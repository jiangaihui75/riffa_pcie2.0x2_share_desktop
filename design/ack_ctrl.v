==> flow/design.v <==
module ack_ctrl(
	input CLK,
	input RST,
	output CHNL_TX_CLK, 
	output CHNL_TX, 
	input CHNL_TX_ACK, 
	output CHNL_TX_LAST, 
	output [31:0] CHNL_TX_LEN, 
	output [30:0] CHNL_TX_OFF, 
	output [64-1:0] CHNL_TX_DATA, 
	output CHNL_TX_DATA_VALID, 
	input CHNL_TX_DATA_REN,
	input	FRAME_END
	);
reg [7:0] tx_cnt;
reg 		chnl_tx_reg;
reg 		chnl_tx_data_valid_reg;
reg [63:0]	chnl_tx_data_reg;
assign CHNL_TX_CLK = CLK;
assign CHNL_TX = chnl_tx_reg;
assign CHNL_TX_DATA_VALID = chnl_tx_data_valid_reg;
assign CHNL_TX_LAST = 1'b1;
assign CHNL_TX_LEN = 8;
assign CHNL_TX_OFF = 0;
assign CHNL_TX_DATA = chnl_tx_data_reg;
always @(posedge CLK) begin
  if (RST == 1'b1) begin
    chnl_tx_reg <= 1'b0;
  end
  else if(CHNL_TX_DATA_REN == 1'b1 && chnl_tx_data_valid_reg == 1'b1 && tx_cnt == 'd3) begin
  	chnl_tx_reg <= 1'b0;
  end
  else if (FRAME_END == 1'b1) begin
    chnl_tx_reg <= 1'b1;
  end
end
always @(posedge CLK) begin
  if (RST == 1'b1) begin
    chnl_tx_data_valid_reg <= 1'b0;
  end
  else if(CHNL_TX_DATA_REN == 1'b1 && chnl_tx_data_valid_reg == 1'b1 && tx_cnt == 'd3)begin
  	chnl_tx_data_valid_reg <= 1'b0;
  end
  else if (chnl_tx_reg == 1'b1 && CHNL_TX_ACK == 1'b1) begin
    chnl_tx_data_valid_reg <= 1'b1;
  end
end
always @(posedge CLK) begin
  if (RST == 1'b1) begin
    tx_cnt <= 'd0;
  end
  else if (CHNL_TX_DATA_REN == 1'b1 && chnl_tx_data_valid_reg == 1'b1 && tx_cnt == 'd3) begin
    tx_cnt <= 'd0;
  end
  else if(CHNL_TX_DATA_REN == 1'b1 && chnl_tx_data_valid_reg == 1'b1) begin
  	tx_cnt <= tx_cnt + 1'b1;
  end
end
always @(posedge CLK) begin
	chnl_tx_data_reg <= 64'h55555555_55555555;
end
endmodule 
### From RTL to reports: ack_ctrl

Tool output for the design above, in the order of the flow.
Line numbers count from 1 in the design file above.
Operators carry their Yosys type and port widths (W data, S select, Z words).
Cell names lack the library's common part.
The mark - stands for no value.

| design | value |
|---|---|
| design top | ack_ctrl |
| clock input | CLK |
| cell library | sky130hd |
| library corner | tt_025C_1v80 |

### Word-level counts

Counts by Yosys on the flattened word-level netlist (proc, flatten, opt, wreduce; memories kept). Register bits leave out memories and registers merged into their read ports (data or address); mux counts leave out enables and synchronous resets folded into registers. Print and check cells are left out. Cells with the same type and inputs are merged into one.

| word-level totals | value |
|---|---|
| input bits | 5 |
| flip-flop bits (word level) | 10 |
| output and inout bits | 131 |

| operators by class | value |
|---|---|
| add/sub/neg operators | 1 |
| equal/unequal tests | 1 |
| reduce/logical cells | 4 |

Operators with widths:

| cell | number |
|---|---|
| $add A8 B1 Y8 const B | 1 |
| $eq A8 B2 Y1 const B | 1 |
| $logic_and A1 B1 Y1 | 3 |
| $reduce_or A2 Y1 | 1 |

### Longest topological paths

Depth = most cells in a row (Yosys ltp): at word level without a register or memory, in the mapped netlist without a sequential cell, where the memories' decode and read muxes count.

| logic depth | value |
|---|---|
| depth after elaboration | 3 |
| ABC_AREA | 0 |
| gate-level depth with buffers | 4 |
| mapped depth without buffers | 4 |

### Synthesis result

The flow's flattened synthesis, as Yosys stat reports it; memories are mapped. The netlist is that of the ABC_AREA named above (0 if unset); the other value can give another one.
The area totals of this step are shown rounded.

| mapped netlist | value |
|---|---|
| flip-flop cells | 10 |
| cell count | 183 |
| chip area (Yosys) | 1,430 sq um |

Cells by type:

| cell type | number | total area (sq um) |
|---|---|---|
| buf_4 | 129 | 968.429 |
| dfxtp_1 | 10 | 200.192 |
| a21oi_1 | 8 | 40.038 |
| o41ai_4 | 1 | 27.526 |
| or3_1 | 4 | 25.024 |
| o21ai_0 | 4 | 20.019 |
| inv_1 | 4 | 15.014 |
| nand2_1 | 4 | 15.014 |
| nor2_1 | 4 | 15.014 |
| and3_1 | 2 | 12.512 |
| ha_1 | 1 | 12.512 |
| nand4_1 | 2 | 12.512 |
| or4_4 | 1 | 11.261 |
| nand3_1 | 2 | 10.01 |
| o311ai_0 | 1 | 8.758 |
| o41ai_1 | 1 | 8.758 |
| xor2_1 | 1 | 8.758 |
| conb_1 | 2 | 7.507 |

Other cell types: 2; their cells: 2.

Lab notebook: ack_ctrl

Measured data: module ack_ctrl, platform sky130hd, 2 stored runs of the flow under differing settings, order arbitrary. Input and output delays are each 20% of the period that was set; the output load is 0.01 pF.
"time used up by the worst setup path" = time allowed to the worst setup path (clock period - input delay - output delay, where it has them) - its slack; a late launch clock adds to it, a late capture clock takes from it.
"power": no workload was simulated; the value follows from the tool's default switching activity.
The results are shown rounded.
Among the settings, . means not set for that run.

| run name | period_ns | CORE_UTILIZATION | PLACE_DENSITY | CORE_MARGIN | TNS_END_PERCENT | GPL_ROUTABILITY_DRIVEN | CTS_CLUSTER_DIAMETER | CAP_MARGIN | SLEW_MARGIN | time used up by the worst setup path (ns) | worst setup path type | power (uW) | worst setup slack after layout (ns) | standard-cell area after routing (sq um) | area of the synthesized netlist (sq um) | full die area (sq um) | worst hold slack in the final report (ns) |
|---|---|---|---|---|---|---|---|---|---|---|---|---|---|---|---|---|---|
| flow run A | 1.05 | 25 | 0.55 | 10 | 45 | 1 | 33 | 20 | 10 | 1.48 | reg2reg | 1,670 | -0.426 | 1,370 | 1,430 | 9,170 | 0.441 |
| flow run B | 1.45 | 40 | . | 2 | . | . | . | 20 | 20 | 1.42 | reg2reg | 836 | 0.027 | 1,190 | 1,430 | 4,080 | 0.473 |
